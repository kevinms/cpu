==> flow/design.v <==
module test(
	output [15:0] A,
	output [15:0] B,
	output [15:0] C,
	input clk
);
	reg [47:0] counter = 0;
	always @(posedge clk) begin
		counter = counter + 1;
	end
	assign A[15:0] = counter[35:20];
	assign B[15:0] = counter[31:16];
	assign C[15:0] = counter[15:0];
endmodule
Step by step through the tools: test. Tool output for the design above, in the order of the flow. Line numbers count from 1 in the design file above. Operators: Yosys type, input widths -> output width; for muxes data width and select width s. Library cell names are shortened. The mark n/a stands for no value.

Design top: test. Clock input: clk. Standard-cell library: sky130hd. Timing corner: tt_025C_1v80.

Elaborated design. Yosys after proc, flatten, opt, wreduce and memory -nomap, before mapping. Enables and synchronous resets that opt folds into registers are not counted as muxes. Memory bits, and registers merged into a memory's read port (data or address), are not among the register bits. Print and check cells are not counted. Equal cells are merged and count once.

The entry for bits in registers reads 48.

The entry for add/sub/neg operators reads 1.

Operators with widths (count): $add 48x1->48 const B (1).

Depth. Longest topological path by Yosys (ltp), each cell counted once; first at word level (registers and memories cut), then after technology mapping (sequential cells cut; the memories' decode and read muxes count).

The entry for word-level depth reads 1. For ABC_AREA the number is 0. The entry for mapped depth reads 6. Depth with buffers taken out: 5.

Synthesis result. Source: synth_stat.txt of the flow (Yosys; design flattened, memories mapped). It holds for the ABC_AREA given above (unset counts as 0); a run with the other value may have another netlist. Totals and module areas in this step are rounded.

Sequential area: 720.7 sq um. The figure for synthesis area is 1515 sq um. The entry for mapped cells reads 149. The entry for flip-flop cells reads 36.

Cells by type (count): dfxtp_1 (36); xnor2_1 (27); buf_4 (14); nand4_1 (13); nand3_1 (13); xor2_1 (7); and3_1 (9); nand2_1 (10); nor4_4 (1); and2_1 (3); nor2_1 (5); and4_1 (2); ha_1 (1); nand4_2 (1); nor4_2 (1); nor3_2 (1); or4b_1 (1); buf_2 (1).

Other cell types: 3; their cells: 3.

Path before layout. OpenSTA on the mapped netlist: ideal clock, no wires. The path of least setup slack (recovery checks aside). Input and output delay are each 20% of the period. Register names are those of the netlist, which keeps one name where synthesis merged equal registers.

Kind: flip-flop to flip-flop. Start: register counter[0]. End: register counter[28]. The figure for slack is 0.180 ns. For clock period the number is 1.77 ns. The entry for required time reads 1.646 ns. The figure for stages is 7. For setup time the number is 0.124 ns. Under arrival time stands 1.466 ns. The entry for path delay reads 1.590 ns. The entry for time at the first pin reads 0.000 ns. Under path buffers stands 1. For synthesis period reached the number is 1.59 ns.

"path delay" is the arrival time less input delay plus setup time. "stages" counts driving pins, that of a launching flip-flop among them; a cell with two outputs on the path counts twice. "synthesis period reached" = period - worst setup slack (recovery checks aside). The figure is calculated, with input and output delays left at 20% of the set period. Between the ends stands the longest chain of elaborated cells between them, by number of cells; it is not shown to be the way that was timed. Of several equally long chains one is given. A line is the first line of the expression or statement that the cell stems from. Yosys adds cells for indexed reads and writes and turns some case tables into memories.

Path through: dfxtp_1 > ha_1 > nand2_1 > nor4_2 > buf_4 > nand4_1 > xnor2_1. The entry for cells in the longest elaborated chain reads 1.

Ends and longest elaborated chain, after synthesis: start: declaration (line 7) `reg [47:0] counter = 0;`; start: assignment (line 9) `counter = counter + 1;`; $add 48x1->48 (line 9); end: assignment (line 9); end: declaration (line 7).

Worst path after layout. Path of least setup slack in the final report of run 1 (OpenROAD, finished layout, wires in). Where an end is a register, its clock arrival counts in the times.

Kind: flip-flop to flip-flop. Start: register counter[0]. End: register counter[19]. The figure for stages is 5. For setup time the number is 0.11 ns. The entry for required time reads 1.39 ns. Under arrival time stands 1.61 ns. The figure for slack is -0.23 ns. For clock period the number is 1.22 ns. Under path buffers stands 0. The entry for time at the first pin reads 0.28 ns.

Between the ends stands the longest chain of elaborated cells between them, by number of cells; it is not shown to be the way that was timed. Of several equally long chains one is given.

Path through: dfxtp_4 > nand4_1 > nor3_4 > or4b_4 > xnor2_1. The entry for cells in the longest elaborated chain reads 1.

Ends and longest elaborated chain, after layout: start: declaration (line 7) `reg [47:0] counter = 0;`; start: assignment (line 9) `counter = counter + 1;`; $add 48x1->48 (line 9); end: assignment (line 9); end: declaration (line 7).

Add stored flow runs of test

Record of 2 stored runs of the RTL-to-layout flow on test, platform sky130hd. The runs are unordered. Constraints: input delay and output delay 20% of the set period each, output load 0.01 pF. "achieved period" is the run's clock period less its worst setup slack. It is reckoned from that one timing run; input and output delays stay at 20% of the period that was set. By "critical setup path time" is meant the share of the clock period that the worst setup path is allowed (20% is reserved at inputs, 20% at outputs), minus its slack. Clock arrival times at its registers enter into it. By "total power after layout" is meant OpenSTA's value without simulated activity: inputs other than the clock are taken to toggle once in ten clock periods, and the tool carries that through the logic. The measured numbers are rounded.

Run 1 has these settings: period_ns 1.22; CORE_UTILIZATION 26; SETUP_SLACK_MARGIN 0.02; PLACE_DENSITY 0.51; HOLD_SLACK_MARGIN 0.27; CORE_ASPECT_RATIO 1.06; GPL_TIMING_DRIVEN 1; MAX_ROUTING_LAYER met5; CAP_MARGIN 20; CORE_MARGIN 2; SLEW_MARGIN 20. The measured setup slack of the worst path is -0.226 ns. The total negative setup slack is -4.050 ns. The measured standard-cell area after layout is 2761 sq um. The measured critical setup path time is 1.45 ns. Worst setup path type: flip-flop to flip-flop. The achieved period comes to 1.446 ns. The synthesis area reads 1515 sq um. For the die footprint the run shows 6454 sq um. The measured worst hold slack in the final report is 0.441 ns. For the total power after layout the run shows 0.002027 W. The utilization is 49.3%.

Run 2 has these settings: period_ns 1.2; CORE_UTILIZATION 18; SETUP_SLACK_MARGIN 0.23; PLACE_DENSITY_LB_ADDON 0.11; CORE_ASPECT_RATIO 0.86; CELL_PAD_IN_SITES_GLOBAL_PLACEMENT 2; ABC_AREA 0; GPL_ROUTABILITY_DRIVEN 1; CTS_CLUSTER_SIZE 93; CTS_CLUSTER_DIAMETER 197; CAP_MARGIN 40; SLEW_MARGIN 5; CORE_MARGIN 2. The measured setup slack of the worst path is -0.214 ns. The total negative setup slack is -3.632 ns. The measured standard-cell area after layout is 3277 sq um. The measured critical setup path time is 1.41 ns. Worst setup path type: flip-flop to flip-flop. The achieved period comes to 1.414 ns. The synthesis area reads 1515 sq um. For the die footprint the run shows 9170 sq um. The measured worst hold slack in the final report is 0.469 ns. For the total power after layout the run shows 0.001987 W. The utilization is 39.5%.
